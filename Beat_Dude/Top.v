==> flow/design.v <==
module top (
	clk,
	scl,
	sda,
	rst_n,
	X_Accel,
	Y_Accel,
	Z_Accel,
	);
input clk, rst_n;  
output scl;
inout sda;
reg [7: 0] ACC_XH_READ;  
reg [7: 0] ACC_XL_READ;  
reg [7: 0] ACC_YH_READ;  
reg [7: 0] ACC_YL_READ;  
reg [7: 0] ACC_ZH_READ;  
reg [7: 0] ACC_ZL_READ ;  
reg [7: 0] GYRO_XH_READ;  
reg [7: 0] GYRO_XL_READ;  
reg [7: 0] GYRO_YH_READ;  
reg [7: 0] GYRO_YL_READ;  
reg [7: 0] GYRO_ZH_READ;  
reg [7: 0] GYRO_ZL_READ;  
output [15:0] X_Accel;
output [15:0] Y_Accel;
output [15:0] Z_Accel;
reg signed [15:0] X_Accel;
reg signed [15:0] Y_Accel;
reg signed [15:0] Z_Accel;
reg signed [15:0] X_Acc;
reg signed [15:0] Y_Acc;
reg signed [15:0] Z_Acc;
reg signed [15:0] X_Gy;
reg signed [15:0] Y_Gy;
reg signed [15:0] Z_Gy;  
reg [2: 0] cnt;  
reg [8: 0] cnt_sum;  
reg scl_r;  
reg [19: 0] cnt_10ms;
always @(posedge clk or negedge rst_n) begin
	if (~rst_n) begin
		X_Acc = 16'b0;
		Y_Acc = 16'b0;
		Z_Acc = 16'b0;
		X_Gy = 16'b0;
		Y_Gy = 16'b0;
		Z_Gy = 16'b0;	
	end
	else begin
		X_Acc = {ACC_XH_READ,ACC_XL_READ};
		Y_Acc = {ACC_YH_READ,ACC_YL_READ};
		Z_Acc = {ACC_ZH_READ,ACC_ZL_READ};
		X_Gy = {GYRO_XH_READ,GYRO_XL_READ};
		Y_Gy = {GYRO_YH_READ,GYRO_YL_READ};
		Z_Gy = {GYRO_ZH_READ,GYRO_ZL_READ};
	end
end
always @ (posedge clk or negedge rst_n)
begin
	if (! rst_n) 
		cnt_10ms <= 20'd0;
	else
	cnt_10ms <= cnt_10ms + 1'b1;
end
always @ (posedge clk or negedge rst_n)
begin
	if (! rst_n) 
		cnt_sum <= 0;
	else if (cnt_sum == 9'd499)
		cnt_sum <= 0;
	else
	cnt_sum <= cnt_sum + 1'b1;
end
always @ (posedge clk or negedge rst_n)
begin
	if (! rst_n)
		cnt <= 3'd5;
	else 
	begin
		case (cnt_sum)
			9'd124: cnt <= 3'd1;  
			9'd249: cnt <= 3'd2;  
			9'd374: cnt <= 3'd3;  
			9'd499 : cnt <= 3'd0;  
			default: cnt <= 3'd5;
		endcase
	end
end
always @ (posedge clk or negedge rst_n)
begin
	if (! rst_n)
		scl_r <= 1'b0;
	else if (cnt == 3'd0)
		scl_r <= 1'b1;
	else if (cnt == 3'd2)
		scl_r <= 1'b0;
end
assign scl = scl_r;  
parameter IDLE = 4'd0;
parameter START1 = 4'd1; 
parameter ADD1 = 4'd2;
parameter ACK1 = 4'd3;
parameter ADD2 = 4'd4;
parameter ACK2 = 4'd5;
parameter START2 = 4'd6;
parameter ADD3 = 4'd7;
parameter ACK3 = 4'd8;
parameter DATA = 4'd9;
parameter ACK4 = 4'd10;
parameter STOP1 = 4'd11;
parameter STOP2 = 4'd12;
parameter ADD_EXT = 4'd13;
parameter ACK_EXT = 4'd14;
reg [3: 0] state;  
reg sda_r;  
reg sda_link;  
reg [3: 0] num;
reg [7: 0] db_r;
reg [4: 0] times;  
always @ (posedge clk or negedge rst_n)
begin
	if (! rst_n)
	begin
		state <= IDLE;
		sda_r <= 1'b1;  
		sda_link <= 1'b0;  
		num <= 4'd0; 
		ACC_XH_READ <= 8'h00;
		ACC_XL_READ <= 8'h00;
		ACC_YH_READ <= 8'h00;
		ACC_YL_READ <= 8'h00;
		ACC_ZH_READ <= 8'h00;
		ACC_ZL_READ <= 8'h00;
		GYRO_XH_READ <= 8'h00;
		GYRO_XL_READ <= 8'h00;
		GYRO_YH_READ <= 8'h00;
		GYRO_YL_READ <= 8'h00;
		GYRO_ZH_READ <= 8'h00;
		GYRO_ZL_READ <= 8'h00;
		times <= 5'b0;
	end
	else
	case (state)
		IDLE: begin
			times <= times + 1'b1;
			sda_link <= 1'b1;  
			sda_r <= 1'b1;  
			db_r <= 8'hD0;  
			state = START1;
		end
	    START1: begin  
	    	if ((cnt == 3'd1))
				begin 
					num <= 4'd0;
					sda_link <= 1'b1;  
					sda_r <= 1'b0;  
					state <= ADD1;
				end
			else
			state <= START1;
		end
		ADD1: begin  
		if ((cnt == 3'd3))  
			if (num == 4'd8)  
				begin		
					sda_r <= 1'b1;
					sda_link <= 1'b0;  
					state <= ACK1;
					num <= 4'd0;  
				end
			else
			begin
				state <= ADD1;
				num <= num + 1'b1;
				sda_r <= db_r [4'd7-num];  
			end
			else
			state <= ADD1;
		end
		ACK1: begin  
			if ((cnt == 3'd2))
			begin
				state <= ADD2;
			case (times)  
				5'd1: db_r <= 8'h6B;
				5'd2: db_r <= 8'h19;
				5'd3: db_r <= 8'h1A;
				5'd4: db_r <= 8'h1B;
				5'd5: db_r <= 8'h1C;
				5'd6: db_r <= 8'h3B;
				5'd7: db_r <= 8'h3C;
				5'd8: db_r <= 8'h3D;
				5'd9: db_r <= 8'h3E;
				5'd10: db_r <= 8'h3F;
				5'd11: db_r <= 8'h40;
				5'd12: db_r <= 8'h43;
				5'd13: db_r <= 8'h44;
				5'd14: db_r <= 8'h45;
				5'd15: db_r <= 8'h46;
				5'd16: db_r <= 8'h47;
				5'd17: db_r <= 8'h48;
				default: begin
					db_r <= 8'h6B;
					times <= 5'd1;
				end
			endcase
		end
		else
			state <= ACK1;  
		end
		ADD2: begin
		if ((cnt == 3'd3))  
		begin
			if (num == 4'd8)
			begin
				num <= 4'd0;
				sda_r <= 1'b1;
				sda_link <= 1'b0;
				state <= ACK2;
			end
			else
			begin
				sda_link <= 1'b1;
				state <= ADD2;
				num <= num + 1'b1;
				sda_r <= db_r [4'd7-num];  
			end
		end
			else
			state <= ADD2;
		end
		ACK2: begin  
			if ((cnt == 3'd2))
			begin
			case (times)  
				3'd1: db_r <= 8'h00;
				3'd2: db_r <= 8'h07;
				3'd3: db_r <= 8'h06;
				3'd4: db_r <= 8'h18;
				3'd5: db_r <= 8'h01;
				3'd6: db_r <= 8'hD1;
				default: db_r <= 8'hD1;
			endcase
			if (times >= 5'd6)
				state <= START2;
			else
			state <= ADD_EXT;
		end
		else
				state <= ACK2;  
		end
 		ADD_EXT: begin  
 			if ((cnt == 3'd3))
 			begin
 				if (num == 4'd8)
 				begin
 					num <= 4'd0;
 					sda_r <= 1'b1;
					sda_link <= 1'b0;  
					state <= ACK_EXT;
				end
				else
				begin
					sda_link <= 1'b1;
					state <= ADD_EXT;
					num <= num + 1'b1;
					sda_r <= db_r [4'd7-num];  
				end
			end
			else
			state <= ADD_EXT;
		end
		ACK_EXT: begin
			if ((cnt == 3'd2))
			begin
				sda_r <= 1'b1;  
				state <= STOP1;
			end
			else
				state <= ACK_EXT;  
			end
			START2: begin
			if ((cnt == 3'd3))  
			begin
				sda_link <= 1'b1;  
				sda_r <= 1'b1;  
				state <= START2;
			end
			else if ((cnt == 3'd1))  
			begin
				sda_r <= 1'b0;  
				state <= ADD3;
			end
			else 
				state <= START2;
		end
		ADD3: begin
		if ((cnt == 3'd3))  
		begin
			if (num == 4'd8)
			begin
				num <= 4'd0;
				sda_r <= 1'b1;  
				sda_link <= 1'b0;  
				state <= ACK3;
			end
			else
			begin
				num <= num + 1'b1;
				sda_r <= db_r [4'd7-num];  
				state <= ADD3;
			end
		end
		else 
			state <= ADD3;
		end
		ACK3: begin
		if ((cnt == 3'd2))
		begin
			state <= DATA;
			sda_link <= 1'b0;  
		end
		else
			state <= ACK3;  
		end
		DATA: begin
			if (num <= 4'd7)
			begin
				state <= DATA;
				if ((cnt == 3'd1))
				begin
					num <= num + 1'b1;
					case (times)
						5'd6: ACC_XH_READ [4'd7-num] <= sda;
						5'd7: ACC_XL_READ [4'd7-num] <= sda;
						5'd8: ACC_YH_READ [4'd7-num] <= sda;
						5'd9: ACC_YL_READ [4'd7-num] <= sda;
						5'd10: ACC_ZH_READ [4'd7-num] <= sda;
						5'd11: ACC_ZL_READ [4'd7-num] <= sda;
						5'd12: GYRO_XH_READ [4'd7-num] <= sda;
						5'd13: GYRO_XL_READ [4'd7-num] <= sda;
						5'd14: GYRO_YH_READ [4'd7-num] <= sda;
						5'd15: GYRO_YL_READ [4'd7-num] <= sda;
						5'd16: GYRO_ZH_READ [4'd7-num] <= sda;
						5'd17: GYRO_ZL_READ [4'd7-num] <= sda;
					default:;  
				endcase
			end
		end
		else if (((cnt == 3'd3)) && (num == 4'd8))
		begin
			sda_link <= 1'b1;  
			num <= 4'd0;  
			state <= ACK4;
		end
		else
			state <= DATA;
		end
		ACK4: begin
		if (times == 5'd17)
			times <= 5'd0;
		if ((cnt == 3'd2))
		begin
			sda_r <= 1'b1;  
			state <= STOP1;
		end
		else
			state <= ACK4;  
		end
		STOP1: begin
		if ((cnt == 3'd3))  
		begin
			sda_link <= 1'b1;  
			sda_r <= 1'b0;  
			state <= STOP1;
		end
		else if ((cnt == 3'd1))  
		begin
			sda_r <= 1'b1;  
			state <= STOP2;
		end
		else
			state <= STOP1;
		end
		STOP2: begin
		if ((cnt == 3'd3))
			sda_r <= 1'b1;
		else if (cnt_10ms == 20'hffff0) begin 
			state <= IDLE;
			X_Accel <= X_Acc;
			Y_Accel <= Y_Acc;
			Z_Accel <= Z_Acc;
		end
		else begin
			state <= STOP2;
		end
	end
	default: state <= IDLE;
	endcase
end
assign sda = sda_link ? sda_r: 1'bz;
endmodule 
## Step by step through the tools: top

What the tools print for top, step after step.
Lines are those of the file above, counted from 1.
Operators carry their Yosys type and port widths (W data, S select, Z words).
The mark n/a stands for no value.

| design | value |
|---|---|
| top | top |
| clock input | clk |
| library | sky130hd |
| library corner | tt_025C_1v80 |

## After elaboration

Source: Yosys, flattened and elaborated, memories not mapped. Widths are those after wreduce. Registers that Yosys merges into a memory's read port (data or address) are not register bits. Print and check cells do not count.

| operators by class | value |
|---|---|
| add/sub/neg operators | 6 |
| order comparisons | 2 |
| equality and inequality tests | 59 |
| shift-type cells | 3 |
| mux-type cells | 61 |
| bitwise gates (word level) | 14 |
| reduce/logical cells | 27 |

Operators with widths:

| operator | number |
|---|---|
| $pmux W7 S16 | 1 |
| $pmux W4 S15 | 1 |
| $and A8 B8 Y8 | 6 |
| $or A8 B8 Y8 | 6 |
| $mux W4 | 12 |
| $eq A5 B4 Y1 const B | 8 |
| $pmux W8 S5 | 1 |
| $reduce_and A4 Y1 | 9 |
| $eq A4 B4 Y1 const B | 8 |
| $mux W1 | 25 |
| $pmux W8 S3 | 1 |
| $ne A2 B2 Y1 const B | 10 |
| $add A20 B1 Y20 const B | 1 |
| $eq A20 B20 Y1 const B | 1 |
| $eq A5 B3 Y1 const B | 4 |
| $eq A9 B9 Y1 const B | 2 |
| $reduce_or A17 Y1 | 1 |
| $eq A4 B3 Y1 const B | 4 |
| $mux W8 | 2 |
| $pmux W5 S3 | 1 |
| $mux W5 | 3 |
| $pmux W1 S7 | 2 |
| $ne A2 B1 Y1 const B | 6 |
| $pmux W4 S3 | 1 |
| $pmux W3 S4 | 1 |
| $mux W3 | 4 |
| $reduce_bool A11 Y1 | 1 |
| $reduce_bool A10 Y1 | 1 |

Not listed: further kinds 34, cells in them 49.

| word-level totals | value |
|---|---|
| register bits after elaboration | 200 |
| output and inout bits | 50 |

## Longest topological paths

Depth = most cells in a row (Yosys ltp): at word level without a register or memory, in the mapped netlist without a sequential cell, where the memories' decode and read muxes count.

| logic depth | value |
|---|---|
| depth after elaboration | 6 |
| ABC_AREA | 0 |
| gate-level depth with buffers | 9 |
| mapped depth without buffers | 7 |

## Mapped cells and area

Source: synth_stat.txt of the flow (Yosys; design flattened, memories mapped). It holds for the ABC_AREA given above (unset counts as 0); a run with the other value may have another netlist.

Cell types:

| cell | number | total area (sq um) |
|---|---|---|
| sky130_fd_sc_hd__dfrtp_1 | 153 | 3.83E+03 |
| sky130_fd_sc_hd__edfxtp_1 | 56 | 1.68E+03 |
| sky130_fd_sc_hd__nand2_1 | 68 | 255.245 |
| sky130_fd_sc_hd__o21ai_1 | 48 | 240.23 |
| sky130_fd_sc_hd__ha_1 | 15 | 187.68 |
| sky130_fd_sc_hd__o31ai_1 | 20 | 150.144 |
| sky130_fd_sc_hd__xnor2_1 | 17 | 148.893 |
| sky130_fd_sc_hd__o2bb2ai_1 | 16 | 140.134 |
| sky130_fd_sc_hd__nor2_1 | 34 | 127.622 |
| sky130_fd_sc_hd__nand3_1 | 23 | 115.11 |
| sky130_fd_sc_hd__o21ai_0 | 20 | 100.096 |
| sky130_fd_sc_hd__a22o_1 | 11 | 96.342 |
| sky130_fd_sc_hd__inv_1 | 24 | 90.086 |
| sky130_fd_sc_hd__xor2_1 | 10 | 87.584 |
| sky130_fd_sc_hd__a21oi_1 | 14 | 70.067 |
| sky130_fd_sc_hd__nand4_1 | 10 | 62.56 |
| sky130_fd_sc_hd__clkbuf_1 | 16 | 60.058 |
| sky130_fd_sc_hd__nor2b_1 | 9 | 56.304 |

Not listed: further types 47, cells in them 114.

| mapped netlist | value |
|---|---|
| mapped cells | 678 |
| cell area after synthesis | 8406.8 sq um |
| mapped flip-flops | 211 |
| buffer cells | 28 |

## Path before layout

Source: OpenSTA report_checks on the synthesized netlist (no wires, ideal clock, input and output delay 20% of the period each), path of least setup slack; recovery checks are left aside. Register names are those of the netlist, which keeps one name where synthesis merged equal registers.

| timing after synthesis | value |
|---|---|
| path kind | reg2reg |
| from | register cnt_10ms[9] |
| to | register X_Accel[0] |
| clock period | 4.28 ns |
| setup time | 0.410 ns |
| launch time at the first pin | 0.000 ns |
| arrival time | 2.547 ns |
| required time | 3.870 ns |
| path slack | 1.323 ns |
| path delay | 2.957 ns |
| stages on the path | 6 |
| path buffers | 0 |
| period reached after synthesis | 2.957 ns |

"path delay" is the arrival time less input delay plus setup time.
"stages on the path" counts driving pins, that of a launching flip-flop among them; a cell with two outputs on the path counts twice.
"period reached after synthesis" is the clock period less the worst setup slack; recovery checks do not enter. This is arithmetic on one report: input and output delays are still those of the set period (20% each).
Between the ends stands the longest chain of elaborated cells between them, by number of cells; it is not shown to be the way that was timed. Of several equally long chains one is given.
Each line given opens the expression or statement behind the cell; cells for indexed reads and writes are added by Yosys, which also makes memories of some case tables.

| between the ends, after synthesis | value |
|---|---|
| cells stage by stage | sky130_fd_sc_hd__dfrtp_1 > sky130_fd_sc_hd__and4_1 > sky130_fd_sc_hd__nand3_1 > sky130_fd_sc_hd__or4_1 > sky130_fd_sc_hd__nor2_1 > sky130_fd_sc_hd__and2_1 |
| length of the longest elaborated chain | 2 |

Ends and longest elaborated chain, after synthesis:

| item | RTL line | text |
|---|---|---|
| from (decl) | 40 | `reg [19: 0] cnt_10ms;` |
| from (assign) | 62 | `cnt_10ms <= 20'd0;` |
| from (assign) | 64 | `cnt_10ms <= cnt_10ms + 1'b1;` |
| $eq A20 B20 Y1 | 389 | `else if (cnt_10ms == 20'hffff0) begin` |
| $reduce_and A4 Y1 | n/a |  |
| to (assign) | 391 | `X_Accel <= X_Acc;` |
| to (decl) | 25 | `output [15:0] X_Accel;` |

## Timing after layout

From the final timing report of run 1: the path of least setup slack in the routed layout; clock arrival at registers is part of the times.

| timing post-layout | value |
|---|---|
| path kind | reg2reg |
| from | register num[0] |
| to | register ACC_XH_READ[4] |
| clock period | 5.02 ns |
| setup time | 0.11 ns |
| launch time at the first pin | 0.50 ns |
| arrival time | 2.98 ns |
| required time | 5.41 ns |
| path slack | 2.43 ns |
| stages on the path | 7 |
| path buffers | 0 |

Between the ends stands the longest chain of elaborated cells between them, by number of cells; it is not shown to be the way that was timed. Of several equally long chains one is given.
At most two assigning lines are given for a register; there are more.
Where a signal picks the word or bit written, the line may be left out of the assigning lines.

| between the ends, post-layout | value |
|---|---|
| cells stage by stage | sky130_fd_sc_hd__dfrtp_1 > sky130_fd_sc_hd__ha_1 > sky130_fd_sc_hd__or3b_1 > sky130_fd_sc_hd__o31ai_1 > sky130_fd_sc_hd__nand3_1 > sky130_fd_sc_hd__nor2_1 > sky130_fd_sc_hd__mux2_1 |
| length of the longest elaborated chain | 6 |

Ends and longest elaborated chain, post-layout:

| item | RTL line | text |
|---|---|---|
| from (decl) | 118 | `reg [3: 0] num;` |
| from (assign) | 175 | `num <= num + 1'b1;` |
| from (assign) | 226 | `num <= num + 1'b1;` |
| $sub A3 B4 Y4 | 335 | `5'd6: ACC_XH_READ [4'd7-num] <= sda;` |
| $neg A4 Y5 | 335 |  |
| $shift A1 B5 Y8 | 335 |  |
| $not A8 Y8 | 335 |  |
| $and A8 B8 Y8 | 335 |  |
| $or A8 B8 Y8 | 335 |  |
| to (assign) | 129 | `ACC_XH_READ <= 8'h00;` |
| to (decl) | 13 | `reg [7: 0] ACC_XH_READ;` |

Ticket comment

Top module top; platform sky130hd; tools Yosys and OpenROAD; 2 stored runs in no particular order. Input and output delays are each 20% of the period that was set; the output load is 0.01 pF.
"clock period reached" = clock period - worst setup slack. The figure is calculated, with input and output delays left at 20% of the set period.
"worst path time" means the part of the period allowed to the worst setup path (the constraints hold back 20% at inputs and 20% at outputs) less its slack; where the path has registers, the arrival times of their clocks count too.
"total power of the final layout": no workload was simulated; the value follows from the tool's default switching activity.

## Run 1

==> flow/run.sh <==
#!/bin/bash
# the make line also repeats the synthesis and layout settings of config.mk as NAME=value (left out here)
make -C /OpenROAD-flow-scripts/flow DESIGN_CONFIG=/design/flow/config.mk WORK_HOME=/design/flow/orfs CLKGATE_MAP_FILE= finish
==> flow/config.mk <==
export PLATFORM = sky130hd
export DESIGN_NAME = top
export DESIGN_NICKNAME = top
export VERILOG_FILES = /design/flow/design.v
export SDC_FILE = /design/flow/constraint.sdc
export NUM_CORES = 4
export LEC_CHECK = 0
export CAP_MARGIN = 20
export CORE_MARGIN = 2
export CORE_UTILIZATION = 40
export SLEW_MARGIN = 20
==> flow/constraint.sdc <==
create_clock -name core_clock -period 5.02 [get_ports {clk}]
set_input_delay 1.0040 -clock core_clock [delete_from_list [all_inputs] [get_ports {clk}]]
set_output_delay 1.0040 -clock core_clock [all_outputs]
set_load 0.01 [all_outputs]

| result of run 1 | value |
|---|---|
| clock period reached | 2.587 ns |
| mapped cell area after synthesis | 8406.8 sq um |
| worst slack on setup checks | 2.433 ns |
| total negative slack | 0.000 ns |
| utilization of the finished layout | 47.4% |
| total power of the final layout | 0.003382 W |
| standard-cell area after layout | 9867.0 sq um |
| worst path time | 2.59 ns |
| critical path kind | reg2reg |
| die footprint | 22192.1 sq um |

## Run 2

==> flow/run.sh <==
#!/bin/bash
# the make line also repeats the synthesis and layout settings of config.mk as NAME=value (left out here)
make -C /OpenROAD-flow-scripts/flow DESIGN_CONFIG=/design/flow/config.mk WORK_HOME=/design/flow/orfs CLKGATE_MAP_FILE= finish
==> flow/config.mk <==
export PLATFORM = sky130hd
export DESIGN_NAME = top
export DESIGN_NICKNAME = top
export VERILOG_FILES = /design/flow/design.v
export SDC_FILE = /design/flow/constraint.sdc
export NUM_CORES = 4
export LEC_CHECK = 0
export CAP_MARGIN = 20
export CELL_PAD_IN_SITES_DETAIL_PLACEMENT = 2
export CORE_ASPECT_RATIO = 0.55
export CORE_MARGIN = 3
export CORE_UTILIZATION = 23
export CTS_CLUSTER_DIAMETER = 68
export CTS_CLUSTER_SIZE = 23
export GPL_ROUTABILITY_DRIVEN = 0
export PLACE_DENSITY_LB_ADDON = 0.06
export SETUP_SLACK_MARGIN = 0.66
export SLEW_MARGIN = 20
==> flow/constraint.sdc <==
create_clock -name core_clock -period 3.61 [get_ports {clk}]
set_input_delay 0.7220 -clock core_clock [delete_from_list [all_inputs] [get_ports {clk}]]
set_output_delay 0.7220 -clock core_clock [all_outputs]
set_load 0.01 [all_outputs]

| result of run 2 | value |
|---|---|
| clock period reached | 2.680 ns |
| mapped cell area after synthesis | 8406.8 sq um |
| worst slack on setup checks | 0.930 ns |
| total negative slack | 0.000 ns |
| utilization of the finished layout | 27.8% |
| total power of the final layout | 0.004186 W |
| standard-cell area after layout | 9904.5 sq um |
| worst path time | 2.68 ns |
| critical path kind | reg2reg |
| die footprint | 38984.2 sq um |
